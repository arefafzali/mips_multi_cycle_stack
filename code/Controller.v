==> flow/design.v <==
module Controller (input clk, zero, input [2:0] opcode,
                   output reg pcEn, insEn, dataEn, Aen, Ben, resultEn,
                   jumpSel, dataAdrSel, memDataSel, pcPlus,
                   WE, RE, push, pop, tos, output reg [1:0] aluSignal);
    reg [3:0] presentState, nextState;
    initial presentState <= 0;
    always @(posedge clk) begin
        presentState <= nextState;
    end
    always @(presentState, zero, opcode) begin
        case(presentState)
            0: nextState <= 1;
            1: nextState <= 2;
            2: begin
                case(opcode)
                    0: nextState <= 3;
                    1: nextState <= 3;
                    2: nextState <= 3;
                    3: nextState <= 5;
                    4: nextState <= 8;
                    5: nextState <= 11;
                    6: nextState <= 13;
                    7: nextState <= 3;
                endcase
            end
            3: begin
                if(opcode == 7)
                    nextState <= zero ? 13 : 0;
                else nextState <= 4;
            end
            4: nextState <= 6;
            5: nextState <= 6;
            6: nextState <= 7;
            7: nextState <= 0;
            8: nextState <= 9;
            9: nextState <= 10;
            10: nextState <= 0;
            11: nextState <= 12;
            12: nextState <= 0;
            13: nextState <= 0;
            default: nextState <= 0;
        endcase
    end
    always @(presentState) begin
        {pcEn, insEn, dataEn, Aen, Ben, resultEn, jumpSel, dataAdrSel, memDataSel, pcPlus, WE, RE, push, pop, tos} <= 16'b 0;
        aluSignal <= 0;
        case(presentState)
            0: RE <= 1;
            1: {pcEn, pcPlus, insEn} <= 3'b 111;
            2: ;
            3: {Aen, pop} <= 2'b 11;
            4: begin
                {Ben, pop} <= 2'b 11;
                aluSignal <= (opcode == 7) ? 0 : opcode;
            end 
            5: begin
               {pop, Aen} <= 2'b 11;
               aluSignal <= 3; 
            end
            6: ;
            7: push <= 1;
            8: {dataAdrSel, RE} <= 3'b 11;
            9: dataEn <= 1;
            10: {memDataSel, push} <= 2'b 11;
            11: {pop, Aen, dataAdrSel} <= 3'b 111;
            12: WE <= 1;
            13: {jumpSel, pcEn} <= 2'b 11;
        endcase
    end
endmodule
# From RTL to reports: Controller
# What the tools print for Controller, step after step.
# Line numbers count from 1 in the design file above.
# Operators carry their Yosys type and port widths (W data, S select, Z words).
# Library cell names are shortened.
# A cell with -- has no value.
# inputs
top	Controller
clk_port	clk
lib	sky130hd
lib_corner	tt_025C_1v80

# Word-level counts
# Yosys after proc, flatten, opt, wreduce and memory -nomap, before mapping. Enables and synchronous resets that opt folds into registers are not counted as muxes. Memory bits, and registers merged into a memory's read port (data or address), are not among the register bits. Print and check cells are not counted. Equal cells are merged and count once.
# Yosys's memory passes give these memory sizes; they may raise the number of words (mostly to a power of two), join words into wider ones and drop unused or constant bits.
# op_classes
addsub	0
n_mul	0
div_mod_pow	0
compare	0
equal	14
shift	0
mux	17
logic	0
n_reduce_logical	8
# op_table
operator	n
$pmux W4 S9	1
$eq A4 B4 Y1 const B	6
$eq A4 B3 Y1 const B	4
$mux W1	12
$reduce_or A2 Y1	5
$eq A4 B2 Y1 const B	2
$mux W4	2
$eq A4 B1 Y1 const B	1
$logic_not A4 Y1	1
$reduce_or A4 Y1	1
$pmux W2 S2	1
$eq A3 B3 Y1 const B	1
$reduce_or A3 Y1	1
$mux W2	1
# bits
register_bits	4
latchBits	0
ramBits	0
rom_bits	32
clocked_rd_ports_x_width	0
mem_count	1
output_inout_bits	17
# memory_table
memory	words	width	read_ports	write_ports	line	rtl
(no name shown)	8	4	1	0	15	case(opcode)

# Longest topological paths
# Longest topological path by Yosys (ltp), each cell counted once; first at word level (registers and memories cut), then after technology mapping (sequential cells cut; the memories' decode and read muxes count).
# depth
depth_word	3
abc_area	1
ltp_mapped	5

# Mapped cells and area
# Yosys stat after the flow's synthesis: flattened, memories mapped to cells. It holds for the ABC_AREA given above (unset counts as 0); a run with the other value may have another netlist.
# Totals and module areas in this step are rounded.
# types
type	n	area_total_um2
dfxtp_1	4	80.077
nand2_1	19	71.318
nor2_1	18	67.565
nand3_1	11	55.053
inv_1	10	37.536
buf_4	3	22.522
a21oi_1	4	20.019
inv_2	2	7.507
nand2_2	1	6.256
nor2_2	1	6.256
o22ai_1	1	6.256
o21ai_0	1	5.005
conb_1	1	3.754
# synth_totals
cell_count	76
area_um2	389
seqArea_um2	80.1
ff_cells	4
buffers	3

# Timing after synthesis
# Source: OpenSTA report_checks on the synthesized netlist (no wires, ideal clock, input and output delay 20% of the period each), path of least setup slack; recovery checks are left aside. Register names are those of the netlist, which keeps one name where synthesis merged equal registers.
# synth_timing
path_kind	reg-to-output
from	reg presentState[1]
to	out pcPlus
period_ps	2040
out_delay_ps	408
t_first_pin_ps	0
arrival_ps	891
required_time_ps	1632
slack_ps	741
path_delay_ps	891
path_stages	5
n_path_buf	1
synth_period_reached_ps	1299
# "path_delay_ps" is the arrival time less input delay plus setup time.
# A path that ends at an output port has no setup time.
# "path_stages": output pins that drive a net of the path, with the launching flip-flop's if there is one; two outputs of one cell count as two.
# "synth_period_reached_ps" = period - worst setup slack (recovery checks aside). The figure is calculated, with input and output delays left at 20% of the set period.
# Between the ends stands the longest chain of elaborated cells between them, by number of cells; it is not shown to be the way that was timed. Of several equally long chains one is given.
# A line is the first line of the expression or statement that the cell stems from. Yosys adds cells for indexed reads and writes and turns some case tables into memories.
# synth_via
path_cell_list	dfxtp_1 -> inv_1 -> nand2_1 -> nor2_1 -> buf_4
elab_chain_len	2
cells_between	2
cone_classes	eq/ne (1); mux (1)
# synth_rtl
item	line	rtl
start, declared	5	reg [3:0] presentState, nextState;
start, assigned	8	presentState <= nextState;
$eq A4 B1 Y1	47	case(presentState)
$mux W1	47
end, declared	3	jumpSel, dataAdrSel, memDataSel, pcPlus,
# Some nets on the timed path still bear RTL names; the line given drives or declares the net.
# synth_nets
net	line
insEn	47

# Controller on sky130hd: 2 stored runs with different settings, listed in no order. Input and output delays are each 20% of the period that was set; the output load is 0.01 pF.
# A setting shown as -- is not set for that run.
stored run	period_ns	CORE_UTILIZATION	SETUP_SLACK_MARGIN	PLACE_DENSITY_LB_ADDON	CELL_PAD_IN_SITES_DETAIL_PLACEMENT	TNS_END_PERCENT	ABC_AREA	GPL_TIMING_DRIVEN	CTS_CLUSTER_DIAMETER	SLEW_MARGIN	MIN_ROUTING_LAYER	CAP_MARGIN	CORE_MARGIN	PLACE_DENSITY	GPL_ROUTABILITY_DRIVEN	MAX_ROUTING_LAYER
job 1	2.33	56	0.36	0.26	0	60	1	1	390	25	met2	20	2	--	--	--
job 2	2.18	62	--	--	--	65	0	--	--	20	met1	10	5	0.83	1	met5
# Job 1: no final report: floorplanning broke off with PDN-0185
# Job 2: no final report: floorplanning broke off with PDN-0185
