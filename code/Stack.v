==> flow/design.v <==
module Stack(input clk, push, pop, tos, input [7:0] d_in, output reg [7:0] d_out);
	reg [7:0] Registers [0:31];
	reg [4:0] top = 0;
	integer i;
    initial begin
    	for (i=0; i<32; i=i+1) begin
   			Registers[i] = 8'b 0;
   		end
    end
    always @(posedge clk) begin
		if(push) begin
			Registers[top] = d_in;
			top = top + 1;
		end
		if(pop) begin
			d_out = Registers[top-1];
			top = top - 1;
		end
		if(top) d_out = Registers[top-1];
    end
endmodule
---- Tool chain data of Stack ----
Tool output for the design above, in the order of the flow.
Line numbers count from 1 in the design file above.
Operators: Yosys type, input widths -> output width; for muxes data width and select width s.
Library cell names are shortened.
A cell with n/a has no value.
design
  design top .............................. Stack
  clock input ............................. clk
  library ................................. sky130hd
  timing corner ........................... tt_025C_1v80

---- After elaboration ----
Yosys after proc, flatten, opt, wreduce and memory -nomap, before mapping. Print and check cells are not counted. Equal cells are merged and count once.
storage and ports
  cells after elaboration ................. 237
  register bits after elaboration ......... 269
cells by class
  reduce/logical cells .................... 37
  equal/unequal tests ..................... 93
  add/sub/neg operators ................... 3
  multiplexer cells ....................... 70
operators by type and width
  kind                 count
  $reduce_or 31->1     32
  $pmux 8 s32          2
  $pmux 8 s2           32
  $mux 8               34
  $eq 5x5->1 const B   48
  $eq 5x4->1 const B   24
  $eq 5x3->1 const B   12
  $eq 5x2->1 const B   6
  $eq 5x1->1 const B   3
  $logic_not 5->1      3
  $sub 5x1->5 const B  2
  $mux 5               2
  $add 5x1->5 const B  1
  $reduce_bool 5->1    1
  $reduce_bool 2->1    1

---- Logic depth ----
Longest topological path by Yosys (ltp), each cell counted once; first at word level (registers and memories cut), then after technology mapping (sequential cells cut; the memories' decode and read muxes count).
logic depth
  word-level depth ........................ 8
  ABC_AREA ................................ 0
  mapped depth ............................ 19

---- Mapped cells and area ----
The flow's flattened synthesis, as Yosys stat reports it; memories are mapped. The netlist is that of the ABC_AREA named above (0 if unset); the other value can give another one.
synthesis totals
  sequential part of the area ............. 5465.2 µm²
  buffer cells ............................ 82
  cells in the netlist .................... 1380
  flip-flops .............................. 269
  mapped area ............................. 13422.9 µm²
cells by type
  cell type  count  total area (µm²)
  dfxtp_1    261    5.23E+03
  mux2_2     184    2.07E+03
  mux2i_1    77     770.739
  inv_1      85     319.056
  nor2_1     77     289.027
  nand2b_1   45     281.52
  edfxtp_1   8      240.23
  a21oi_1    46     230.221
  nand3_1    46     230.221
  nand2_1    59     221.462
  clkbuf_1   49     183.926
  o22ai_1    29     181.424
  nor2b_1    21     131.376
  buf_2      24     120.115
  nor3_1     24     120.115
  o21ai_0    24     120.115
  a22oi_1    15     112.608
  o211ai_1   15     112.608
Not listed: further types 75, cells in them 291.

---- Worst setup path after synthesis ----
OpenSTA on the mapped netlist: ideal clock, no wires. The path of least setup slack (recovery checks aside). Input and output delay are each 20% of the period. Register names are those of the netlist, which keeps one name where synthesis merged equal registers.
timing path post-synthesis
  path kind ............................... in2reg
  start point ............................. in push
  end point ............................... reg d_out[7]
  arrival time ............................ 4.681 ns
  required time ........................... 5.255 ns
  launch time at the first pin ............ 1.104 ns
  clock period ............................ 5.52 ns
  library setup time ...................... 0.265 ns
  slack ................................... 0.574 ns
  driving pins on the path ................ 16
  path delay .............................. 3.842 ns
  period reached after synthesis .......... 4.946 ns
"path delay" is the arrival time less input delay plus setup time.
"driving pins on the path": output pins that drive a net of the path, with the launching flip-flop's if there is one; two outputs of one cell count as two.
"period reached after synthesis" = period - worst setup slack (recovery checks aside). The figure is calculated, with input and output delays left at 20% of the set period.
The rows between start and end are the longest chain of elaborated cells between them; the timing report does not say that the signal goes this way. Where chains are equally long, one stands for them.
A line is the first line of the expression or statement that the cell stems from. Yosys adds cells for indexed reads and writes and turns some case tables into memories.
The path ends at the data pin of a flip-flop with enable; ways to the enable are not counted.
between the ends, post-synthesis
  cells stage by stage .................... buf_2 -> buf_2 -> buf_1 -> and2_1 -> a21oi_1 -> ha_1 -> and3b_1 -> a211oi_1 -> nor2_1 -> nor4_1 -> o21a_1 -> a32o_1 -> nor4b_1 -> or4b_1 -> nor4_1 -> a31oi_1
  cells in the longest elaborated chain ... 7
RTL lines, path post-synthesis
  what                line  text
  start: declaration  1     module Stack(input clk, push, pop, tos, input [7:0] d_in, output reg [7:0] d_out);
  $mux 5              11    if(push) begin
  $sub 5x1->5         17    top = top - 1;
  $mux 5              15    if(pop) begin
  $sub 5x1->5         19    if(top) d_out = Registers[top-1];
  $eq 5x5->1          19
  $pmux 8 s32         19
  $mux 8              19
  end: assignment     16    d_out = Registers[top-1];
  end: assignment     19
  end: declaration    1

---- Worst path after layout ----
From the final timing report of record 1: the path of least setup slack in the routed layout; clock arrival at registers is part of the times.
timing path post-layout
  path kind ............................... reg2reg
  start point ............................. reg top[1]
  end point ............................... reg d_out[3]
  slack ................................... 0.92 ns
  launch time at the first pin ............ 0.55 ns
  library setup time ...................... 0.26 ns
  driving pins on the path ................ 15
  required time ........................... 6.91 ns
  clock period ............................ 6.63 ns
  arrival time ............................ 5.99 ns
The rows between start and end are the longest chain of elaborated cells between them; the timing report does not say that the signal goes this way. Where chains are equally long, one stands for them.
The path ends at the data pin of a flip-flop with enable; ways to the enable are not counted.
between the ends, post-layout
  cells stage by stage .................... dfxtp_1 -> ha_1 -> inv_1 -> nor2_1 -> ha_1 -> mux2_2 -> xnor2_1 -> buf_4 -> inv_2 -> xnor2_2 -> nor2_1 -> a2bb2oi_1 -> and4_1 -> nand3_1 -> o41a_1
  cells in the longest elaborated chain ... 8
RTL lines, path post-layout
  what                line  text
  start: declaration  3     reg [4:0] top = 0;
  start: assignment   13    top = top + 1;
  start: assignment   17    top = top - 1;
  $add 5x1->5         13
  $mux 5              11    if(push) begin
  $sub 5x1->5         17
  $mux 5              15    if(pop) begin
  $sub 5x1->5         19    if(top) d_out = Registers[top-1];
  $eq 5x5->1          19
  $pmux 8 s32         19
  $mux 8              19
  end: assignment     16    d_out = Registers[top-1];
  end: assignment     19
  end: declaration    1     module Stack(input clk, push, pop, tos, input [7:0] d_in, output reg [7:0] d_out);

--- measured runs ---
Stack through Yosys and OpenROAD on sky130hd: 2 stored runs, unordered, with their settings and measured results. The constraints put input and output delay at 20% of the set period each and load the outputs with 0.01 pF.
"achieved clock period (ns)" is the run's clock period less its worst setup slack. It is reckoned from that one timing run; input and output delays stay at 20% of the period that was set.
"worst setup path time (ns)": the worst setup path's part of the clock period (all of it between registers, 20% less for each end at a port) less its slack. A launch clock that arrives late makes it longer, a capture clock that arrives late makes it shorter.

Flow files of record 1
==> flow/run.sh <==
#!/bin/bash
# the make line also repeats the synthesis and layout settings of config.mk as NAME=value (left out here)
make -C /OpenROAD-flow-scripts/flow DESIGN_CONFIG=/design/flow/config.mk WORK_HOME=/design/flow/orfs CLKGATE_MAP_FILE= finish
==> flow/config.mk <==
export PLATFORM = sky130hd
export DESIGN_NAME = Stack
export DESIGN_NICKNAME = Stack
export VERILOG_FILES = /design/flow/design.v
export SDC_FILE = /design/flow/constraint.sdc
export NUM_CORES = 4
export LEC_CHECK = 0
export CAP_MARGIN = 20
export CELL_PAD_IN_SITES_GLOBAL_PLACEMENT = 1
export CORE_MARGIN = 5
export CORE_UTILIZATION = 61
export CTS_CLUSTER_SIZE = 60
export GPL_ROUTABILITY_DRIVEN = 1
export GPL_TIMING_DRIVEN = 1
export MIN_ROUTING_LAYER = met1
export PLACE_DENSITY = 0.68
export SETUP_SLACK_MARGIN = -0.66
export SLEW_MARGIN = 20
export TNS_END_PERCENT = 60
==> flow/constraint.sdc <==
create_clock -name core_clock -period 6.63 [get_ports {clk}]
set_input_delay 1.3260 -clock core_clock [delete_from_list [all_inputs] [get_ports {clk}]]
set_output_delay 1.3260 -clock core_clock [all_outputs]
set_load 0.01 [all_outputs]

report of record 1
yosys chip area after synthesis (um^2): 13422.9
finish__design__die__area: 25071.6
finish__design__instance__area__stdcell: 15067.0
finish__design__instance__utilization: 0.6925
finish__timing__setup__ws: 0.916
finish__timing__setup__tns: 0.000
finish__timing__hold__ws: 0.466
achieved clock period (ns): 5.714
worst setup path time (ns): 5.71
worst setup path kind: reg2reg

Flow files of record 2
==> flow/run.sh <==
#!/bin/bash
# the make line also repeats the synthesis and layout settings of config.mk as NAME=value (left out here)
make -C /OpenROAD-flow-scripts/flow DESIGN_CONFIG=/design/flow/config.mk WORK_HOME=/design/flow/orfs CLKGATE_MAP_FILE= finish
==> flow/config.mk <==
export PLATFORM = sky130hd
export DESIGN_NAME = Stack
export DESIGN_NICKNAME = Stack
export VERILOG_FILES = /design/flow/design.v
export SDC_FILE = /design/flow/constraint.sdc
export NUM_CORES = 4
export LEC_CHECK = 0
export CAP_MARGIN = 20
export CELL_PAD_IN_SITES_DETAIL_PLACEMENT = 1
export CORE_MARGIN = 3
export CORE_UTILIZATION = 21
export CTS_CLUSTER_SIZE = 75
export GPL_ROUTABILITY_DRIVEN = 0
export GPL_TIMING_DRIVEN = 0
export PLACE_DENSITY_LB_ADDON = 0.16
export SLEW_MARGIN = 20
==> flow/constraint.sdc <==
create_clock -name core_clock -period 5.68 [get_ports {clk}]
set_input_delay 1.1360 -clock core_clock [delete_from_list [all_inputs] [get_ports {clk}]]
set_output_delay 1.1360 -clock core_clock [all_outputs]
set_load 0.01 [all_outputs]

report of record 2
yosys chip area after synthesis (um^2): 13422.9
finish__design__die__area: 66987.8
finish__design__instance__area__stdcell: 16256.8
finish__design__instance__utilization: 0.2572
finish__timing__setup__ws: 0.166
finish__timing__setup__tns: 0.000
finish__timing__hold__ws: 0.456
achieved clock period (ns): 5.514
worst setup path time (ns): 5.51
worst setup path kind: reg2reg
--- end ---
